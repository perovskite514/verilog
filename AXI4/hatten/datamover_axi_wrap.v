==> flow/design.v <==
`default_nettype none
module datamover_axi
  #( parameter AWIDTH = 12,
     parameter IAWIDTH = 10 )
   ( output wire [IAWIDTH-1:0]        iaddr,
     input wire [4+AWIDTH+AWIDTH-1:0] instr,
     input wire                       instr_val,
     output wire                      axi_awvalid,  
     input wire                       axi_awready,
     output wire [31:0]               axi_awaddr,  
     output reg [2:0]                 axi_awprot,
     output wire                      axi_wvalid,  
     input wire                       axi_wready,
     output reg [31:0]                axi_wdata,   
     output reg [3:0]                 axi_wstrb,
     input wire                       axi_bvalid,  
     output wire                      axi_bready,
     input wire [1:0]                 axi_bresp,
     output wire                      axi_arvalid,  
     input wire                       axi_arready,
     output reg [31:0]                axi_araddr,  
     output reg [2:0]                 axi_arprot,
     input wire                       axi_rvalid,  
     output reg                       axi_rready,
     input wire [31:0]                axi_rdata,  
     input wire [1:0]                 axi_rresp,
     output reg                       data_rdy,
     input wire                       clk,
     input wire                       rstn);
   reg [2:0] 		     state;
   reg [IAWIDTH-1:0] 	    pc;
   wire [3:0]		    opcode;
   wire [31:0] 	  op_a;
   wire [31:0] 	  op_b;
   reg                 awvalid;
   reg                  wvalid;
   reg                 arvalid;
   reg [31:0]          araddr1;
   reg [31:0]          araddr2;
   reg [31:0]          araddr3;
   reg [31:0]           awaddr;
   reg [31:0]          awaddr1;
   reg [31:0]          awaddr2;
   reg [31:0]          awaddr3;
   reg [31:0]      awaddr_last;
   reg [31:0]            wdata;
   reg [31:0]           rdata1;
   reg [31:0]           rdata2;
   reg [31:0]           rdata3;
   reg                       f;
   reg                      f1;
   reg                      f2;
   reg                   arfin;
   reg                 readfin;
   localparam s_wait = 0;
   localparam s1 = 1;
   localparam s2 = 2;
   localparam s3 = 3;
   localparam s_last = 5;
   localparam s_finst = 6;
   localparam s_fread = 4;
   assign opcode = instr[4+AWIDTH+AWIDTH-1:AWIDTH+AWIDTH];
   assign op_a = 4 * instr[AWIDTH-1:0];
   assign op_b = 4 * instr[AWIDTH+AWIDTH-1:AWIDTH];
   assign iaddr = pc;
   assign axi_wstrb = 4'b1111;
   assign axi_awprot = 3'b0;
   assign axi_arprot = 3'b0;
   assign axi_arvalid = (~arfin) && (state >= 1 && state <= 4);
   assign axi_araddr = state == s_fread ? araddr1 :
                       state == s1 ? araddr2 :
                       state == s2 ? araddr3 :
                       state == s3 ? araddr1 :
                       0;
   assign axi_rready =  (~readfin) && (state >= 1 && state <= 4);
   assign axi_awvalid = (state == s_fread && arfin && readfin) ||
                       (state == s1 && f1 == 0) ||
                       (state == s1 && arfin && readfin && f2) ||
                       (state == s2 && f1 == 0) ||
                       (state == s2 && arfin && readfin && f2) ||
                       (state == s3 && f1 == 0) ||
                       (state == s3 && arfin && readfin && f2) ||
                       (state == s_last && f1 == 0);
   assign axi_awaddr = (opcode != 0 && arfin && readfin && f2) ? awaddr_last :
                       (state == s_fread && arfin && readfin) ? awaddr1 :
                       (state == s1 && f1 == 0) ? awaddr1 :
                       (state == s1 && arfin && readfin && f2) ? awaddr2 :
                       (state == s2 && f1 == 0) ? awaddr2 :
                       (state == s2 && arfin && readfin && f2) ? awaddr3 :
                       (state == s3 && f1 == 0) ? awaddr3 :
                       (state == s3 && arfin && readfin && f2) ? awaddr1 :
                       (state == s_last && f1 == 0) ? awaddr_last :
                       0;
   assign axi_wvalid = (state == s_fread && arfin && readfin) ||
                       (state == s1 && f == 0) ||
                       (state == s1 && arfin && readfin && f2) ||
                       (state == s2 && f == 0) ||
                       (state == s2 && arfin && readfin && f2) ||
                       (state == s3 && f == 0) ||
                       (state == s3 && arfin && readfin && f2) ||
                       (state == s_last && f == 0);      
   assign axi_wdata = (opcode != 0 && arfin && readfin && f2) ? wdata :
                      (state == s_fread && arfin && readfin) ? rdata1 :
                      (state == s1 && f == 0) ? rdata1 :
                      (state == s1 && arfin && readfin && f2) ? rdata2 :
                      (state == s2 && f == 0) ? rdata2 :
                      (state == s2 && arfin && readfin && f2) ? rdata3 :
                      (state == s3 && f == 0) ? rdata3 :
                      (state == s3 && arfin && readfin && f2) ? rdata1 :
                      (state == s_last && f == 0) ? wdata :
                      0;
   assign axi_bready = f && f1;     
   always @(posedge clk) begin
      if (~rstn) begin
         state <= s_wait;
         data_rdy <= 0;
         pc <= 0;
         araddr1 <= 0;
         araddr2 <= 0;
         araddr3 <= 0;
         awaddr1 <= 0;
         awaddr2 <= 0;
         awaddr3 <= 0;
         rdata1 <= 0;
         rdata2 <= 0;
         rdata3 <= 0;
         arfin <= 0;
         readfin <= 0;
          f <= 0;
         f1 <= 0;
         f2 <= 0;
         awaddr_last <= 0;
         wdata <= 0;
      end else if (state == s_wait) begin
         if (instr_val) begin
            state <= s_finst;
         end
      end else if (state == s_finst) begin
            awaddr1 <= op_b;
            araddr1 <= op_a;
            state <= s_fread;
            pc <= pc + 1;
      end else if (state == s_fread) begin
            awaddr2 <= op_b;
            araddr2 <= op_a;
         if (axi_arready) begin
            arfin <= 1;
         end
         if (axi_rvalid) begin
            rdata1 <= axi_rdata;
            readfin <= 1;
         end
         if(arfin && readfin) begin
             state <= s1;
             pc <= pc + 1;
             arfin <= 0;
             readfin <= 0;
         end
      end else if (state == s1) begin
            araddr3 <= op_a;
            awaddr3 <= op_b;
        if (axi_arready) begin
            arfin <= 1;
        end 
        if (axi_rvalid) begin
            readfin <= 1;
            rdata2 <= axi_rdata;
            wdata <= axi_rdata;
        end
        if (axi_wready) begin
            f <= 1;
        end
        if (axi_awready) begin
            f1 <= 1;
        end
        if (axi_bvalid) begin
            f2 <= 1;
        end
        awaddr_last <= awaddr2;
        if (arfin && readfin && f && f1 && f2) begin
            f <= 0;
            f1 <= 0;
            f2 <= 0;
            arfin <= 0;
            readfin <= 0;
            pc <= pc + 1;
            if(opcode != 0) begin
                state <= s_last;
            end else begin
                state <= s2;
            end
        end
      end else if (state == s2) begin
            araddr1 <= op_a;
            awaddr1 <= op_b;
        if (axi_arready) begin
            arfin <= 1;
        end 
        if (axi_rvalid) begin
            readfin <= 1;
            rdata3 <= axi_rdata;
            wdata <= axi_rdata;
        end
        if (axi_wready) begin
            f <= 1;
        end
        if (axi_awready) begin
            f1 <= 1;
        end
        if (axi_bvalid) begin
            f2 <= 1;
        end
        awaddr_last <= awaddr3;
        if (arfin && readfin && f && f1 && f2) begin
            f <= 0;
            f1 <= 0;
            f2 <= 0;
            arfin <= 0;
            readfin <= 0;
            pc <= pc + 1;
            if(opcode != 0) begin
                state <= s_last;
            end else begin
                state <= s3;
            end
        end
      end else if (state == s3) begin
            araddr2 <= op_a;
            awaddr2 <= op_b;
        if (axi_arready) begin
            arfin <= 1;
        end 
        if (axi_rvalid) begin
            readfin <= 1;
            rdata1 <= axi_rdata;
            wdata <= axi_rdata;
        end
        if (axi_wready) begin
            f <= 1;
        end
        if (axi_awready) begin
            f1 <= 1;
        end
        if (axi_bvalid) begin
            f2 <= 1;
        end
        awaddr_last <= awaddr1;
        if (arfin && readfin && f && f1 && f2) begin
            f <= 0;
            f1 <= 0;
            f2 <= 0;
            arfin <= 0;
            readfin <= 0;
            pc <= pc + 1;
            if(opcode != 0) begin
                state <= s_last;
            end else begin
                state <= s1;
            end
        end
      end else if (state == s_last) begin
          if (axi_wready) begin
            f <= 1;
          end
          if (axi_awready) begin
            f1 <= 1;
          end
          if (axi_bvalid) begin
            f2 <= 1;
          end
          if (f && f1 && f2) begin
            f <= 0;
            f1 <= 0;
            f2 <= 0;
            state <= s_wait;
            data_rdy <= 1;
            end
        end
   end
endmodule
`default_nettype wire
`default_nettype none
module datamover_axi_wrap
  #( parameter AWIDTH = 12,
     parameter IAWIDTH = 10 )
   ( output wire [IAWIDTH-1:0]        iaddr,
     input wire [4+AWIDTH+AWIDTH-1:0] instr,
     input wire                       instr_val,
     output wire                      axi_awvalid,
     input wire                       axi_awready,
     output wire [31:0]               axi_awaddr,
     output wire [2:0]                axi_awprot,
     output wire                      axi_wvalid,
     input wire                       axi_wready,
     output wire [31:0]               axi_wdata,
     output wire [3:0]                axi_wstrb,
     input wire                       axi_bvalid,
     output wire                      axi_bready,
     input wire [1:0]                 axi_bresp,
     output wire                      axi_arvalid,
     input wire                       axi_arready,
     output wire [31:0]               axi_araddr,
     output wire [2:0]                axi_arprot,
     input wire                       axi_rvalid,
     output wire                      axi_rready,
     input wire [31:0]                axi_rdata,
     input wire [1:0]                 axi_rresp,
     output wire                      data_rdy,
     input wire                       clk,
     input wire                       rstn);
   datamover_axi #(AWIDTH, IAWIDTH) u1 (iaddr, instr, instr_val,
                 axi_awvalid, axi_awready, axi_awaddr, axi_awprot,
                 axi_wvalid, axi_wready, axi_wdata, axi_wstrb,
                 axi_bvalid, axi_bready, axi_bresp,
                 axi_arvalid, axi_arready, axi_araddr, axi_arprot,
                 axi_rvalid, axi_rready, axi_rdata, axi_rresp,
                 data_rdy, clk, rstn);
endmodule
`default_nettype wire
==> Step by step through the tools: datamover_axi_wrap <==
What the tools print for datamover_axi_wrap, step after step.
Line numbers count from 1 in the design file above.
Cell names lack the library's common part.
{ "inputs": {"top": "datamover_axi_wrap", "clock": "clk", "lib": "sky130hd", "lib_corner": "tt_025C_1v80"} }

==> Word-level counts <==
Counts by Yosys on the flattened word-level netlist (proc, flatten, opt, wreduce; memories kept). Register bits leave out memories and registers merged into their read ports (data or address). Print and check cells are left out. Cells with the same type and inputs are merged into one.
{ "classes": {"addsub": 1, "n_cmp": 2, "n_eq": 16, "n_mux": 108, "bitwise": 10, "n_reduce_logical": 66} }
{ "ops": {"columns": ["cell", "count"], "rows": [
  ["two-way mux 32 bit", 50],
  ["two-way mux 10 bit", 7],
  ["two-way mux 3 bit", 16],
  ["two-way mux 1 bit", 35],
  ["logical AND 1 bit", 31],
  ["AND reduction 4 bit", 4],
  ["inequality test 5 x 4 -> 1 bit with constant B", 3],
  ["logical OR 1 bit", 14],
  ["nonzero test 7 bit", 2],
  ["nonzero test 4 bit", 3],
  ["NOT 1 bit", 10],
  ["adder 10 x 1 -> 10 bit with constant B", 1],
  ["AND reduction 5 bit", 2],
  ["== test 3 bit with constant B", 3],
  ["AND reduction 8 bit", 1],
  ["AND reduction 7 bit", 1],
  ["inequality test 2 bit with constant B", 3],
  ["== test 3 x 2 -> 1 bit with constant B", 2],
  ["AND reduction 3 bit", 2],
  ["AND reduction 6 bit", 1],
  ["nonzero test 5 bit", 1],
  ["inequality test 2 x 1 -> 1 bit with constant B", 2],
  ["nonzero test 2 bit", 2],
  ["inequality test 4 bit with constant B", 1],
  ["greater-or-equal comparator 3 x 1 -> 1 bit with constant B", 1],
  ["== test 3 x 1 -> 1 bit with constant B", 1],
  ["less-or-equal comparator 3 bit with constant B", 1],
  ["inequality test 3 bit with constant B", 1]
]} }
Other operator kinds: 2; their cells: 2.
{ "word_totals": {"reg_bits": 331, "output_inout_bits": 122, "wordCells": 222} }

==> Logic depth <==
Yosys ltp: most cells in a row. Word level: on the elaborated netlist, between registers, memories and ports. Mapped: between sequential cells and ports; inverters and the memories' decode and read muxes count.
{ "logic_depth": {"ltp_word": 12, "ABC_AREA": 1, "depth_mapped": 11, "mapped_depth_nobuf": 10} }

==> After synthesis <==
Yosys stat after the flow's synthesis: flattened, memories mapped to cells. It holds for the ABC_AREA given above (unset counts as 0); a run with the other value may have another netlist.
Totals and module areas in this step are rounded.
{ "types": {"columns": ["cell", "count"], "rows": [
  ["dfxtp_1", 235],
  ["nand2_1", 423],
  ["a21oi_1", 277],
  ["o21ai_0", 171],
  ["nor2_1", 212],
  ["inv_1", 170],
  ["nand3_1", 92],
  ["buf_4", 57],
  ["o21ai_1", 73],
  ["clkbuf_1", 80],
  ["buf_2", 33],
  ["o221ai_1", 12],
  ["o211ai_1", 12],
  ["inv_2", 19],
  ["buf_1", 7],
  ["nand2_2", 4],
  ["nand4_1", 4],
  ["nor2_2", 3]
]} }
Other cell types: 10; their cells: 14.
{ "synth_totals": {"cell_count": 1898, "synth_area_um2": 12140, "seqArea_um2": 4705, "flip_flops": 235, "buf_cells": 177} }

==> Path before layout <==
Source: OpenSTA report_checks on the synthesized netlist (no wires, ideal clock, input and output delay 20% of the period each), path of least setup slack; recovery checks are left aside. Register names are those of the netlist, which keeps one name where synthesis merged equal registers.
{ "synth_timing": {"kind": "in2out", "startpoint": "input instr[27]", "endpoint": "output axi_awaddr[10]", "period_ns": 2.91, "input_delay_ns": 0.582, "output_delay_ns": 0.582, "t_first_pin_ns": 0.582, "arrival_time_ns": 1.494, "t_required_ns": 2.328, "setup_slack_ns": 0.834, "path_delay_ns": 0.912, "path_stages": 7, "period_less_setup_slack_ns": 2.076} }
"path_delay_ns" is the arrival time less input delay plus setup time.
A path that ends at an output port has no setup time.
"path_stages" counts driving pins, that of a launching flip-flop among them; a cell with two outputs on the path counts twice.
"period_less_setup_slack_ns" = period - worst setup slack (recovery checks aside). The figure is calculated, with input and output delays left at 20% of the set period.
Between the ends stands the longest chain of elaborated cells between them, by number of cells; it is not shown to be the way that was timed. Of several equally long chains one is given.
Each line given opens the expression or statement behind the cell; cells for indexed reads and writes are added by Yosys, which also makes memories of some case tables.
{ "synth_via": {"path_cell_list": "nor2_1 nand2_1 nand2_1 clkinv_1 buf_1 nand2_1 nand2_1", "elab_chain_len": 5, "cells_between": 5} }
{ "synth_lines": {"columns": ["item", "line", "source"], "rows": [
  ["from (decl)", 287, "input wire [4+AWIDTH+AWIDTH-1:0] instr,"],
  ["nonzero test 4 bit", 84, "assign axi_awaddr = (opcode != 0 && arfin && readfin && f2) ? awaddr_last :"],
  ["logical AND 1 bit x3", 84, null],
  ["two-way mux 32 bit", 84, null],
  ["to (decl)", 291, "output wire [31:0]               axi_awaddr,"]
]} }

==> Path in the finished layout <==
From the final timing report of run 1: the path of least setup slack in the routed layout; clock arrival at registers is part of the times.
{ "layout_timing": {"kind": "reg2out", "startpoint": "register u1.arfin", "endpoint": "output axi_wdata[24]", "period_ns": 2.84, "output_delay_ns": 0.57, "t_first_pin_ns": 0.51, "arrival_time_ns": 2.53, "t_required_ns": 2.27, "setup_slack_ns": -0.26, "path_stages": 12} }
Between the ends stands the longest chain of elaborated cells between them, by number of cells; it is not shown to be the way that was timed. Of several equally long chains one is given.
At most two assigning lines are given for a register; there are more.
{ "layout_via": {"path_cell_list": "dfxtp_1 buf_4 nand3_1 nor2_4 buf_8 nand2_1 nand3_1 nand2_1 nand2_1 nand2_1 nand2_1 clkdlybuf4s50_1", "elab_chain_len": 11, "cells_between": 22} }
{ "layout_lines": {"columns": ["item", "line", "source"], "rows": [
  ["from (decl)", 53, "reg                   arfin;"],
  ["from (assign)", 127, "arfin <= 0;"],
  ["from (assign)", 147, "arfin <= 1;"],
  ["logical AND 1 bit x3", 109, "(state == s3 && arfin && readfin && f2) ? rdata1 :"],
  ["two-way mux 32 bit", 109, null],
  ["two-way mux 32 bit", 108, "(state == s3 && f == 0) ? rdata3 :"],
  ["two-way mux 32 bit", 107, "(state == s2 && arfin && readfin && f2) ? rdata3 :"],
  ["two-way mux 32 bit", 106, "(state == s2 && f == 0) ? rdata2 :"],
  ["two-way mux 32 bit", 105, "(state == s1 && arfin && readfin && f2) ? rdata2 :"],
  ["two-way mux 32 bit", 104, "(state == s1 && f == 0) ? rdata1 :"],
  ["two-way mux 32 bit", 103, "(state == s_fread && arfin && readfin) ? rdata1 :"],
  ["two-way mux 32 bit", 102, "assign axi_wdata = (opcode != 0 && arfin && readfin && f2) ? wdata :"],
  ["to (decl)", 295, "output wire [31:0]               axi_wdata,"]
]} }

Design datamover_axi_wrap on sky130hd. What follows are 2 stored runs of the flow, each under its own settings; their order means nothing. The constraints put input and output delay at 20% of the set period each and load the outputs with 0.01 pF.
"achievedPeriod_ns" is the run's clock period less its worst setup slack. It is reckoned from that one timing run; input and output delays stay at 20% of the period that was set.
"worstPathTime_ns" means the part of the period allowed to the worst setup path (the constraints hold back 20% at inputs and 20% at outputs) less its slack; where the path has registers, the arrival times of their clocks count too.
By "fin_power_mw" is meant OpenSTA's value without simulated activity: inputs other than the clock are taken to toggle once in ten clock periods, and the tool carries that through the logic.
The results are shown rounded.

Run 1
==> flow/run.sh <==
#!/bin/bash
# the make line also repeats the synthesis and layout settings of config.mk as NAME=value (left out here)
make -C /OpenROAD-flow-scripts/flow DESIGN_CONFIG=/design/flow/config.mk WORK_HOME=/design/flow/orfs CLKGATE_MAP_FILE= finish
==> flow/config.mk <==
export PLATFORM = sky130hd
export DESIGN_NAME = datamover_axi_wrap
export DESIGN_NICKNAME = datamover_axi_wrap
export VERILOG_FILES = /design/flow/design.v
export SDC_FILE = /design/flow/constraint.sdc
export NUM_CORES = 4
export LEC_CHECK = 0
export ABC_AREA = 1
export CAP_MARGIN = 25
export CELL_PAD_IN_SITES_DETAIL_PLACEMENT = 0
export CORE_ASPECT_RATIO = 0.56
export CORE_MARGIN = 2
export CORE_UTILIZATION = 66
export GPL_ROUTABILITY_DRIVEN = 0
export GPL_TIMING_DRIVEN = 1
export PLACE_DENSITY_LB_ADDON = 0.23
export SETUP_SLACK_MARGIN = -0.07
export SLEW_MARGIN = 20
export TNS_END_PERCENT = 10
==> flow/constraint.sdc <==
create_clock -name core_clock -period 2.84 [get_ports {clk}]
set_input_delay 0.5680 -clock core_clock [delete_from_list [all_inputs] [get_ports {clk}]]
set_output_delay 0.5680 -clock core_clock [all_outputs]
set_load 0.01 [all_outputs]

==> results of run 1, as JSON <==
{
  "fin_power_mw": 7.347,
  "design.die.area_um2": 19550,
  "ws_setup_ns": -0.259,
  "hold_worst_slack_ns": 0.438,
  "stdcell_area_um2": 14780,
  "synth_area_um2": 12140,
  "worstPathTime_ns": 2.53,
  "critical_path_type": "reg2out",
  "achievedPeriod_ns": 3.099,
  "tns_ns": -2.050,
  "finish.utilization_pct": 81.3
}

Run 2
==> flow/run.sh <==
#!/bin/bash
# the make line also repeats the synthesis and layout settings of config.mk as NAME=value (left out here)
make -C /OpenROAD-flow-scripts/flow DESIGN_CONFIG=/design/flow/config.mk WORK_HOME=/design/flow/orfs CLKGATE_MAP_FILE= finish
==> flow/config.mk <==
export PLATFORM = sky130hd
export DESIGN_NAME = datamover_axi_wrap
export DESIGN_NICKNAME = datamover_axi_wrap
export VERILOG_FILES = /design/flow/design.v
export SDC_FILE = /design/flow/constraint.sdc
export NUM_CORES = 4
export LEC_CHECK = 0
export ABC_AREA = 0
export CAP_MARGIN = 20
export CELL_PAD_IN_SITES_DETAIL_PLACEMENT = 2
export CORE_MARGIN = 2
export CORE_UTILIZATION = 72
export HOLD_SLACK_MARGIN = 0.06
export MIN_ROUTING_LAYER = met2
export PLACE_DENSITY_LB_ADDON = 0.22
export SETUP_SLACK_MARGIN = 0.21
export SLEW_MARGIN = 20
export TNS_END_PERCENT = 10
==> flow/constraint.sdc <==
create_clock -name core_clock -period 1.4 [get_ports {clk}]
set_input_delay 0.2800 -clock core_clock [delete_from_list [all_inputs] [get_ports {clk}]]
set_output_delay 0.2800 -clock core_clock [all_outputs]
set_load 0.01 [all_outputs]

==> results of run 2, as JSON <==
{
  "outcome": "no results, placement failed with DPL-0033"
}
