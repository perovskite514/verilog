==> flow/design.v <==
`default_nettype none
module fadd(
input wire [31:0] x1,
input wire [31:0] x2,
output wire [31:0] y,
output wire ovf
    );
    wire s1 = x1[31];
    wire s2 = x2[31];
    wire [7:0] e1 = x1[30:23];
    wire [7:0] e2 = x2[30:23];
    wire [22:0] m1 = x1[22:0];
    wire [22:0] m2 = x2[22:0];
    wire [24:0] m1a = (e1 == 0) ? {2'b00, m1} : {2'b01, m1};
    wire [24:0] m2a = (e2 == 0) ? {2'b00, m2} : {2'b01, m2};
    wire [7:0] e1a = (e1 == 0) ? 1 : e1;
    wire [7:0] e2a = (e2 == 0) ? 1 : e2;
    wire [7:0] e2ai = ~e2a;
    wire [8:0] te = {1'b0, e1a} + {1'b0, e2ai};
    wire ce = te[8] ? 0 : 1;
    wire [7:0] te1 = te + 1;
    wire [7:0] tde = (ce == 0) ? te1[7:0] : (~te[7:0]);
    wire [4:0] de = (|tde[7:5]) ? 31 : tde[4:0];
    wire sel = (de != 0) ? ce :
               (m1a > m2a) ? 0 : 1;
    wire [24:0] ms = sel ? m2a : m1a;
    wire [24:0] mi = sel ? m1a : m2a;
    wire [7:0] es = sel ? e2a : e1a;
    wire [7:0] ei = sel ? e1a : e2a;
    wire ss = sel ? s2 : s1;
    wire [55:0] mie = {mi, 31'b0};
    wire [55:0] mia = mie[55:0] >> de;
    wire [26:0] mye = (s1 == s2) ? {ms, 2'b0} + mia[55:29] : {ms, 2'b0} - mia[55:29];
    wire [7:0] esi = es + 1;
    wire [26:0] myd = (~mye[26]) ? mye :
                      (&esi) ? {2'b01, 25'b0} : (mye >> 1);
    wire [7:0] eyd = (~mye[26]) ? es :
                     (&esi) ? 255 : esi;
    wire tstck = |(mia[28:0]);
    wire stck = (~mye[26]) ? tstck :
                (&esi) ? 1'b0 : (tstck || mye[0]);  
    wire [4:0] se= myd[25] ? 0 :
                   myd[24] ? 1 :
                   myd[23] ? 2 :
                   myd[22] ? 3 :
                   myd[21] ? 4 :
                   myd[20] ? 5 :
                   myd[19] ? 6 :
                   myd[18] ? 7 :
                   myd[17] ? 8 :
                   myd[16] ? 9 :
                   myd[15] ? 10 :
                   myd[14] ? 11 :
                   myd[13] ? 12 :
                   myd[12] ? 13 :
                   myd[11] ? 14 :
                   myd[10] ? 15 :
                   myd[9] ? 16 :
                   myd[8] ? 17 :
                   myd[7] ? 18 :
                   myd[6] ? 19 :
                   myd[5] ? 20 :
                   myd[4] ? 21 :
                   myd[3] ? 22 :
                   myd[2] ? 23 :
                   myd[1] ? 24 :
                   myd[0] ? 25 : 26;
    wire [8:0] eyf =  {1'b0, eyd} - {4'b0, se};
    wire [7:0] eyr = (eyf[8] || (~(|eyf))) ? 8'b0 : eyf[7:0];
    wire [26:0] myf = (eyf[8] || (~(|eyf))) ? (myd << (eyd[4:0] - 1)) : (myd << se);
    wire [24:0] myr = (myf[1] == 1 && myf[0] == 0 && stck == 0 && myf[2] == 1)
                    || (myf[1] == 1 && myf[0] == 0 && s1 == s2 && stck ==1)
                    || (myf[1] == 1 && myf[0] == 1)
                    ? myf[26:2] + 25'b1
                    : myf[26:2];
    wire [7:0] enri = eyr + 8'b1;
    wire [7:0] ey = (myr[24]) ? enri[7:0] :
                   (~(|myr[23:0]))  ? 0 : eyr;
    wire [22:0] my = (myr[24]) ? 23'b0 :
                   (~(|myr[23:0])) ? 23'b0 : myr[22:0];
    wire sy = ((ey == 0) && (my == 0)) ? (s1 && s2) : ss;
    wire nzm1 = |(m1[22:0]);
    wire nzm2 = |(m2[22:0]);
    wire flag_e1 = (&e1) ? 1 : 0;  
    wire flag_e2 = (&e2) ? 1 : 0;
    assign y = (flag_e1 && (~flag_e2)) ? {s1, 8'd255, nzm1, m1[21:0]} :
               (flag_e2 && (~flag_e1)) ? {s2, 8'd255, nzm2, m2[21:0]} :
               (flag_e1 && flag_e2 && nzm1) ? {s1, 8'd255, 1'b1, m1[21:0]} :
               (flag_e1 && flag_e2 && nzm2) ? {s2, 8'd255, 1'b1, m2[21:0]} :
               (flag_e1 && flag_e2 && (s1 == s2)) ? {s1, 8'd255, 23'b0} :
               (flag_e1 && flag_e2) ? {1'b1, 8'd255, 1'b1, 22'b0} : {sy, ey, my};
    assign ovf = ~(flag_e1) && ~(flag_e2) && (&ey) ? 1 : 0;
endmodule
module fadd_wrap (input wire [31:0]  x1,
	     input wire [31:0]	x2,
	     output wire [31:0] y,
	     output wire 	ovf);
   fadd u1(x1,x2,y,ovf);
endmodule
`default_nettype none
module fadd_p2 (input wire [31:0] x1,
		input wire [31:0] x2,
		output reg [31:0] y,
		output reg 	  ovf,
		input wire 	  clk,
		input wire 	  rstn);
    wire s1 = x1[31];
    wire s2 = x2[31];
    wire [7:0] e1 = x1[30:23];
    wire [7:0] e2 = x2[30:23];
    wire [22:0] m1 = x1[22:0];
    wire [22:0] m2 = x2[22:0];
    wire [24:0] m1a = (e1 == 0) ? {2'b00, m1} : {2'b01, m1};
    wire [24:0] m2a = (e2 == 0) ? {2'b00, m2} : {2'b01, m2};
    wire [7:0] e1a = (e1 == 0) ? 1 : e1;
    wire [7:0] e2a = (e2 == 0) ? 1 : e2;
    wire [7:0] e2ai = ~e2a;
    wire [8:0] te = {1'b0, e1a} + {1'b0, e2ai};
    wire ce = te[8] ? 0 : 1;
    wire [7:0] te1 = te + 1; 
    wire [7:0] tde = (ce == 0) ? te1[7:0] : (~te[7:0]);
    wire [4:0] de = (|tde[7:5]) ? 31 : tde[4:0]; 
    wire sel = (de != 0) ? ce :
               (m1a > m2a) ? 0 : 1;
    wire [24:0] ms = sel ? m2a : m1a;
    wire [24:0] mi = sel ? m1a : m2a;
    wire [7:0] es = sel ? e2a : e1a;
    wire [7:0] ei = sel ? e1a : e2a;
    wire [55:0] mie = {mi, 31'b0};
    wire [55:0] mia = mie[55:0] >> de;
    wire [26:0] mye = (s1 == s2) ? {ms, 2'b0} + mia[55:29] : {ms, 2'b0} - mia[55:29];
    wire [7:0] esi = es + 1;
    wire [26:0] myd = (~mye[26]) ? mye :
                      (&esi) ? {2'b01, 25'b0} : (mye >> 1);  
    wire [7:0] eyd = (~mye[26]) ? es :
                     (&esi) ? 255 : esi;  
    wire tstck = |(mia[28:0]);
    wire stck = (~mye[26]) ? tstck :
                (&esi) ? 1'b0 : (tstck || mye[0]);  
    wire [4:0] se= myd[25] ? 0 :
                   myd[24] ? 1 :
                   myd[23] ? 2 :
                   myd[22] ? 3 :
                   myd[21] ? 4 :
                   myd[20] ? 5 :
                   myd[19] ? 6 :
                   myd[18] ? 7 :
                   myd[17] ? 8 :
                   myd[16] ? 9 :
                   myd[15] ? 10 :
                   myd[14] ? 11 :
                   myd[13] ? 12 :
                   myd[12] ? 13 :
                   myd[11] ? 14 :
                   myd[10] ? 15 :
                   myd[9] ? 16 :
                   myd[8] ? 17 :
                   myd[7] ? 18 :
                   myd[6] ? 19 :
                   myd[5] ? 20 :
                   myd[4] ? 21 :
                   myd[3] ? 22 :
                   myd[2] ? 23 :
                   myd[1] ? 24 :
                   myd[0] ? 25 : 26;  
    reg [7:0] eydreg;
    reg stckreg;
    reg selreg;
    reg [4:0] sereg;
    reg [26:0] mydreg;
    reg s1reg; 
    reg s2reg; 
    reg [7:0] e1reg;
    reg [7:0] e2reg;
    reg [22:0] m1reg;
    reg [22:0] m2reg;
    wire ss = selreg ? s2reg : s1reg;
    wire [8:0] eyf =  {1'b0, eydreg} - {4'b0, sereg};
    wire [7:0] eyr = (eyf[8] || (~(|eyf))) ? 8'b0 : eyf[7:0];
    wire [26:0] myf = (eyf[8] || (~(|eyf))) ? (mydreg << (eydreg[4:0] - 1)) : (mydreg << sereg);
    wire [24:0] myr = (myf[1] == 1 && myf[0] == 0 && stckreg == 0 && myf[2] == 1)
                    || (myf[1] == 1 && myf[0] == 0 && s1reg == s2reg && stckreg ==1)
                    || (myf[1] == 1 && myf[0] == 1)
                    ? myf[26:2] + 25'b1
                    : myf[26:2];
    wire [7:0] enri = eyr + 8'b1;
    wire [7:0] ey = (myr[24]) ? enri[7:0] :
                   (~(|myr[23:0]))  ? 0 : eyr;
    wire [22:0] my = (myr[24]) ? 23'b0 :
                   (~(|myr[23:0])) ? 23'b0 : myr[22:0];
    wire sy = ((ey == 0) && (my == 0)) ? (s1reg && s2reg) : ss;
    wire nzm1 = |(m1reg[22:0]);
    wire nzm2 = |(m2reg[22:0]);
    wire flag_e1 = (&e1reg) ? 1 : 0;  
    wire flag_e2 = (&e2reg) ? 1 : 0;
    reg [31:0] yr;
    assign yr = (flag_e1 && (~flag_e2)) ? {s1reg, 8'd255, nzm1, m1reg[21:0]} :
                       (flag_e2 && (~flag_e1)) ? {s2reg, 8'd255, nzm2, m2reg[21:0]} :
                       (flag_e1 && flag_e2 && nzm1) ? {s1reg, 8'd255, 1'b1, m1reg[21:0]} :
                       (flag_e1 && flag_e2 && nzm2) ? {s2reg, 8'd255, 1'b1, m2reg[21:0]} :
                       (flag_e1 && flag_e2 && (s1reg == s2reg)) ? {s1reg, 8'd255, 23'b0} :
                       (flag_e1 && flag_e2) ? {1'b1, 8'd255, 1'b1, 22'b0} : {sy, ey, my};
    reg ovfr;
    assign ovfr = ~(flag_e1) && ~(flag_e2) && (&ey) ? 1 : 0;
    always @(posedge clk) begin
        if (~rstn) begin
        y <= 0;
	    ovf <= 0;
        s1reg <= 0;
        s2reg <= 0;
        e1reg <= 0;
        e2reg <= 0;
        m1reg <= 0;
        m2reg <= 0;
        eydreg <= 0;
        stckreg <= 0;
        selreg <= 0;
        sereg <= 0;
        mydreg <= 0;
        end else begin
        s1reg <= s1;
        s2reg <= s2;
        e1reg <= e1;
        e2reg <= e2;
        m1reg <= m1;
        m2reg <= m2;
        eydreg <= eyd;
        stckreg <= stck;
        selreg <= sel;
        sereg <= se;
        mydreg <= myd;
        y <= yr;
        ovf <= ovfr;
        end
    end
endmodule
module fadd_p2_wrap (input wire [31:0] x1,
		input wire [31:0] x2,
		output wire [31:0] y,
		output wire 	  ovf,
		input wire 	  clk,
		input wire 	  rstn);
   fadd_p2 u1(x1,x2,y,ovf,clk,rstn);
endmodule
`default_nettype wire
-- Step by step through the tools: fadd_p2_wrap
What the tools print for fadd_p2_wrap, step after step.
Lines are those of the file above, counted from 1.
Operators carry their Yosys type and port widths (W data, S select, Z words).
The mark - stands for no value.
- top: fadd_p2_wrap
- clock port: clk
- cell library: sky130hd
- corner: tt_025C_1v80

-- Elaborated design
Source: Yosys, flattened and elaborated, memories not mapped. Widths are those after wreduce. Registers that Yosys merges into a memory's read port (data or address) are not register bits. Print and check cells do not count. Equal cells are merged and count once.
- register bits: 138
- noted output and inout bits: 33
- equality and inequality tests: 2
- noted mux-type cells: 62
- noted reduce/logical cells: 40
- magnitude comparators at 1
- noted shift-type cells: 3
- noted add/sub/neg operators: 9
- bitwise logic cells: 8
- operator list (kind ; number):
    $mux W32 ; 6
    $mux W25 ; 4
    $mux W8 ; 9
    $shr A56 B5 Y56 ; 1
    $mux W27 ; 2
    $mux W5 ; 10
    $mux W24 ; 2
    $reduce_or A23 Y1 ; 2
    $mux W23 ; 2
    $shl A26 B32 Y27 ; 1
    $reduce_and A8 Y1 ; 4
    $mux W4 ; 8
    $reduce_or A29 Y1 ; 1
    $shl A26 B5 Y27 ; 1
    $add A27 B27 Y27 ; 1
    $sub A27 B27 Y27 ; 1
    $mux W26 ; 1
    $add A25 B1 Y25 const B ; 1
    $gt A25 B25 Y1 ; 1
    $reduce_or A24 Y1 ; 1
    $add A8 B1 Y8 const B ; 3
    $logic_not A8 Y1 ; 3
    $logic_not A23 Y1 ; 1
    $reduce_or A9 Y1 ; 2
    $reduce_or A17 Y1 ; 1
    $logic_and A1 B1 Y1 ; 16
    $not A8 Y8 ; 2
    $mux W3 ; 4
Other operator kinds: 12; their cells: 34.

-- Logic depth
Depth = most cells in a row (Yosys ltp): at word level without a register or memory, in the mapped netlist without a sequential cell, where the memories' decode and read muxes count.
- depth after elaboration at 41
- ABC_AREA at 0
- depth in mapped cells: 50
- noted depth with buffers taken out: 45

-- Synthesis result
Yosys stat after the flow's synthesis: flattened, memories mapped to cells. It holds for the ABC_AREA given above (unset counts as 0); a run with the other value may have another netlist.
- cells in the netlist at 2147
- buffer cells: 109
- cell area after synthesis at 15418.5 sq um
- mapped flip-flops at 138
- cells by type (cell ; number ; total area (sq um)):
    sky130_fd_sc_hd__dfxtp_1 ; 138 ; 2762.65
    sky130_fd_sc_hd__ha_1 ; 93 ; 1.16E+03
    sky130_fd_sc_hd__nor2_1 ; 267 ; 1E+03
    sky130_fd_sc_hd__nand2_1 ; 220 ; 825.792
    sky130_fd_sc_hd__o21ai_0 ; 138 ; 690.662
    sky130_fd_sc_hd__a21oi_1 ; 133 ; 665.638
    sky130_fd_sc_hd__mux2i_1 ; 66 ; 660.634
    sky130_fd_sc_hd__inv_1 ; 122 ; 457.939
    sky130_fd_sc_hd__a22oi_1 ; 56 ; 420.403
    sky130_fd_sc_hd__mux2_2 ; 32 ; 360.346
    sky130_fd_sc_hd__xnor2_1 ; 41 ; 359.094
    sky130_fd_sc_hd__nand3_1 ; 70 ; 350.336
    sky130_fd_sc_hd__o211ai_1 ; 46 ; 345.331
    sky130_fd_sc_hd__and2_1 ; 52 ; 325.312
    sky130_fd_sc_hd__clkbuf_1 ; 76 ; 285.274
    sky130_fd_sc_hd__nor3_1 ; 55 ; 275.264
    sky130_fd_sc_hd__xor2_1 ; 30 ; 262.752
    sky130_fd_sc_hd__a31oi_1 ; 30 ; 187.68
Other cell types: 91; their cells: 482.
By module: a second synthesis without flattening, with its own total; a netlist apart from the flattened one above.
- cells (unflattened synthesis) at 2272
- noted area total of the unflattened synthesis: 16092.9 sq um
Rows give one instance, submodules left out.
- modules (module ; instances ; area (sq um) ; cells):
    fadd_p2 ; 1 ; 16092.9 ; 2272
    fadd_p2_wrap ; 1 ; 0.0 ; 0

-- Worst setup path after synthesis
OpenSTA on the mapped netlist: ideal clock, no wires. The path of least setup slack (recovery checks aside). Input and output delay are each 20% of the period. Register names are those of the netlist, which keeps one name where synthesis merged equal registers.
- path kind: input -> register
- from: input x2[26]
- to: register u1.sereg[1]
- launch time at the first pin: 2300 ps
- path delay at 9059 ps
- path slack at 142 ps
- external input delay at 2300 ps
- noted data arrival time: 11244 ps
- clock period at 11500 ps
- noted stages: 46
- noted data required time: 11385 ps
- synthesis period reached: 11358 ps
"path delay" = arrival - input delay + setup time.
"stages" counts driving pins, that of a launching flip-flop among them; a cell with two outputs on the path counts twice.
"synthesis period reached" is the clock period less the worst setup slack; recovery checks do not enter. This is arithmetic on one report: input and output delays are still those of the set period (20% each).
The rows between start and end are the longest chain of elaborated cells between them; the timing report does not say that the signal goes this way. Where chains are equally long, one stands for them.
Each line given opens the expression or statement behind the cell; cells for indexed reads and writes are added by Yosys, which also makes memories of some case tables.
- path through: sky130_fd_sc_hd__or4_1 > sky130_fd_sc_hd__nor2_1 > sky130_fd_sc_hd__nor2_1 > sky130_fd_sc_hd__ha_1 > sky130_fd_sc_hd__inv_1 > sky130_fd_sc_hd__fa_1 > sky130_fd_sc_hd__inv_1 > sky130_fd_sc_hd__ha_1 > sky130_fd_sc_hd__nand2_1 > sky130_fd_sc_hd__nor3_1 > sky130_fd_sc_hd__xnor2_1 > sky130_fd_sc_hd__a22oi_1 > sky130_fd_sc_hd__or3_1 > sky130_fd_sc_hd__o32ai_2 > sky130_fd_sc_hd__buf_4 > sky130_fd_sc_hd__buf_6 > sky130_fd_sc_hd__buf_2 > sky130_fd_sc_hd__buf_1 > [10 not listed] > sky130_fd_sc_hd__o21ai_0 > sky130_fd_sc_hd__a31oi_1 > sky130_fd_sc_hd__o21ai_0 > sky130_fd_sc_hd__a21o_1 > sky130_fd_sc_hd__nand2_1 > sky130_fd_sc_hd__a311oi_1 > sky130_fd_sc_hd__o31a_1 > sky130_fd_sc_hd__o21ai_0 > sky130_fd_sc_hd__a31oi_1 > sky130_fd_sc_hd__or3_1 > sky130_fd_sc_hd__clkbuf_1 > sky130_fd_sc_hd__nor2_1 > sky130_fd_sc_hd__o41a_1 > sky130_fd_sc_hd__a211oi_1 > sky130_fd_sc_hd__o2111ai_1 > sky130_fd_sc_hd__a31oi_1 > sky130_fd_sc_hd__o21ba_1 > sky130_fd_sc_hd__o21a_1
- noted cells in the longest elaborated chain: 40
- elaborated cells between the ends (all ways): 51
- classes of those cells: 5 x add/sub; 1 x compare; 1 x shift; 37 x mux; 2 x logic; 5 x reduce/logical
- ends and longest elaborated chain, post-synthesis (item ; line ; text):
    from (decl) ; 238 ; input wire [31:0] x2,
    $logic_not A8 Y1 ; 116 ; wire [7:0] e2a = (e2 == 0) ? 1 : e2;
    $mux W8 ; 116 ;
    $not A8 Y8 ; 117 ; wire [7:0] e2ai = ~e2a;
    $add A8 B8 Y9 ; 118 ; wire [8:0] te = {1'b0, e1a} + {1'b0, e2ai};
    $add A8 B1 Y8 ; 120 ; wire [7:0] te1 = te + 1;
    $mux W8 ; 121 ; wire [7:0] tde = (ce == 0) ? te1[7:0] : (~te[7:0]);
    $reduce_or A3 Y1 ; 122 ; wire [4:0] de = (|tde[7:5]) ? 31 : tde[4:0];
    [26 not listed] ; - ;
    $mux W4 ; 148 ; myd[17] ? 8 :
    $mux W3 ; 147 ; myd[18] ? 7 :
    $mux W3 ; 146 ; myd[19] ? 6 :
    $mux W3 ; 145 ; myd[20] ? 5 :
    $mux W3 ; 144 ; myd[21] ? 4 :
    $mux W2 ; 143 ; myd[22] ? 3 :
    $mux W2 ; 142 ; myd[23] ? 2 :
    to (assign) ; 218 ; sereg <= 0;
    to (assign) ; 230 ; sereg <= se;
    to (decl) ; 169 ; reg [4:0] sereg;

-- Path in the finished layout
Path of least setup slack in the final report of run A (OpenROAD, finished layout, wires in). Where an end is a register, its clock arrival counts in the times.
The report prints the path's times to 10 ps; the period is as set.
- path kind: input -> register
- from: input x1[29]
- to: register u1.sereg[0]
- noted data arrival time: 13740 ps
- external input delay at 3800 ps
- noted stages: 43
- path slack at 5590 ps
- noted data required time: 19330 ps
- clock period at 19000 ps
- launch time at the first pin: 3800 ps
The rows between start and end are the longest chain of elaborated cells between them; the timing report does not say that the signal goes this way. Where chains are equally long, one stands for them.
- path through: sky130_fd_sc_hd__clkdlybuf4s50_1 > sky130_fd_sc_hd__nor4_1 > sky130_fd_sc_hd__nand2_1 > sky130_fd_sc_hd__nand2b_1 > sky130_fd_sc_hd__ha_1 > sky130_fd_sc_hd__inv_1 > sky130_fd_sc_hd__fa_2 > sky130_fd_sc_hd__inv_1 > sky130_fd_sc_hd__ha_2 > sky130_fd_sc_hd__or2_2 > sky130_fd_sc_hd__a211oi_1 > sky130_fd_sc_hd__a31oi_1 > sky130_fd_sc_hd__or3_1 > sky130_fd_sc_hd__o32ai_4 > sky130_fd_sc_hd__buf_4 > sky130_fd_sc_hd__buf_12 > sky130_fd_sc_hd__nand3_1 > sky130_fd_sc_hd__o21ai_1 > [7 not listed] > sky130_fd_sc_hd__o21bai_1 > sky130_fd_sc_hd__a21oi_2 > sky130_fd_sc_hd__o21bai_1 > sky130_fd_sc_hd__a21o_1 > sky130_fd_sc_hd__a21oi_1 > sky130_fd_sc_hd__o21ai_0 > sky130_fd_sc_hd__a221o_1 > sky130_fd_sc_hd__a221o_1 > sky130_fd_sc_hd__o22ai_2 > sky130_fd_sc_hd__o21ai_0 > sky130_fd_sc_hd__a21boi_1 > sky130_fd_sc_hd__o211ai_1 > sky130_fd_sc_hd__o41ai_1 > sky130_fd_sc_hd__xor2_1 > sky130_fd_sc_hd__buf_4 > sky130_fd_sc_hd__nor4_1 > sky130_fd_sc_hd__a21oi_1 > sky130_fd_sc_hd__o21ai_1
- noted cells in the longest elaborated chain: 40
- elaborated cells between the ends (all ways): 51
- classes of those cells: 5 x add/sub; 1 x compare; 1 x shift; 38 x mux; 1 x logic; 5 x reduce/logical
- ends and longest elaborated chain, post-layout (item ; line ; text):
    from (decl) ; 237 ; module fadd_p2_wrap (input wire [31:0] x1,
    $logic_not A8 Y1 ; 115 ; wire [7:0] e1a = (e1 == 0) ? 1 : e1;
    $mux W8 ; 115 ;
    $add A8 B8 Y9 ; 118 ; wire [8:0] te = {1'b0, e1a} + {1'b0, e2ai};
    $add A8 B1 Y8 ; 120 ; wire [7:0] te1 = te + 1;
    $mux W8 ; 121 ; wire [7:0] tde = (ce == 0) ? te1[7:0] : (~te[7:0]);
    $reduce_or A3 Y1 ; 122 ; wire [4:0] de = (|tde[7:5]) ? 31 : tde[4:0];
    $mux W5 ; 122 ;
    [26 not listed] ; - ;
    $mux W3 ; 147 ; myd[18] ? 7 :
    $mux W3 ; 146 ; myd[19] ? 6 :
    $mux W3 ; 145 ; myd[20] ? 5 :
    $mux W3 ; 144 ; myd[21] ? 4 :
    $mux W2 ; 143 ; myd[22] ? 3 :
    $mux W2 ; 142 ; myd[23] ? 2 :
    $mux W1 ; 141 ; myd[24] ? 1 :
    to (assign) ; 218 ; sereg <= 0;
    to (assign) ; 230 ; sereg <= se;
    to (decl) ; 169 ; reg [4:0] sereg;

Data sheet: physical implementation of fadd_p2_wrap

Flow measurements of fadd_p2_wrap on sky130hd: 2 stored runs with different settings, listed in no order. Input and output delays are each 20% of the period that was set; the output load is 0.01 pF.

Run A

==> flow/run.sh <==
#!/bin/bash
# the make line also repeats the synthesis and layout settings of config.mk as NAME=value (left out here)
make -C /OpenROAD-flow-scripts/flow DESIGN_CONFIG=/design/flow/config.mk WORK_HOME=/design/flow/orfs CLKGATE_MAP_FILE= finish
==> flow/config.mk <==
export PLATFORM = sky130hd
export DESIGN_NAME = fadd_p2_wrap
export DESIGN_NICKNAME = fadd_p2_wrap
export VERILOG_FILES = /design/flow/design.v
export SDC_FILE = /design/flow/constraint.sdc
export NUM_CORES = 4
export LEC_CHECK = 0
export CAP_MARGIN = 20
export CELL_PAD_IN_SITES_DETAIL_PLACEMENT = 0
export CELL_PAD_IN_SITES_GLOBAL_PLACEMENT = 3
export CORE_MARGIN = 2
export CORE_UTILIZATION = 39
export CTS_CLUSTER_DIAMETER = 72
export GPL_ROUTABILITY_DRIVEN = 1
export SETUP_SLACK_MARGIN = 5.0
export SLEW_MARGIN = 15
==> flow/constraint.sdc <==
create_clock -name core_clock -period 19.0 [get_ports {clk}]
set_input_delay 3.8000 -clock core_clock [delete_from_list [all_inputs] [get_ports {clk}]]
set_output_delay 3.8000 -clock core_clock [all_outputs]
set_load 0.01 [all_outputs]

Measured in run A:
- worst setup slack after layout: 5587 ps
- area of the standard cells in the finished layout: 17713.2 sq um
- noted the die outline area: 41142.0 sq um
- summed negative setup slack: 0 ps
- utilization of the finished layout at 0.456
- worst-case hold slack: 547 ps
- post-synthesis cell area at 15418.5 sq um

Run B

==> flow/run.sh <==
#!/bin/bash
# the make line also repeats the synthesis and layout settings of config.mk as NAME=value (left out here)
make -C /OpenROAD-flow-scripts/flow DESIGN_CONFIG=/design/flow/config.mk WORK_HOME=/design/flow/orfs CLKGATE_MAP_FILE= finish
==> flow/config.mk <==
export PLATFORM = sky130hd
export DESIGN_NAME = fadd_p2_wrap
export DESIGN_NICKNAME = fadd_p2_wrap
export VERILOG_FILES = /design/flow/design.v
export SDC_FILE = /design/flow/constraint.sdc
export NUM_CORES = 4
export LEC_CHECK = 0
export CAP_MARGIN = 20
export CELL_PAD_IN_SITES_GLOBAL_PLACEMENT = 3
export CORE_MARGIN = 2
export CORE_UTILIZATION = 44
export CTS_CLUSTER_DIAMETER = 111
export GPL_ROUTABILITY_DRIVEN = 1
export MAX_ROUTING_LAYER = met4
export MIN_ROUTING_LAYER = met2
export PLACE_DENSITY = 0.89
export SLEW_MARGIN = 20
export TNS_END_PERCENT = 35
==> flow/constraint.sdc <==
create_clock -name core_clock -period 11.3 [get_ports {clk}]
set_input_delay 2.2600 -clock core_clock [delete_from_list [all_inputs] [get_ports {clk}]]
set_output_delay 2.2600 -clock core_clock [all_outputs]
set_load 0.01 [all_outputs]

Run B: unfinished; error GPL-0301 in placement.
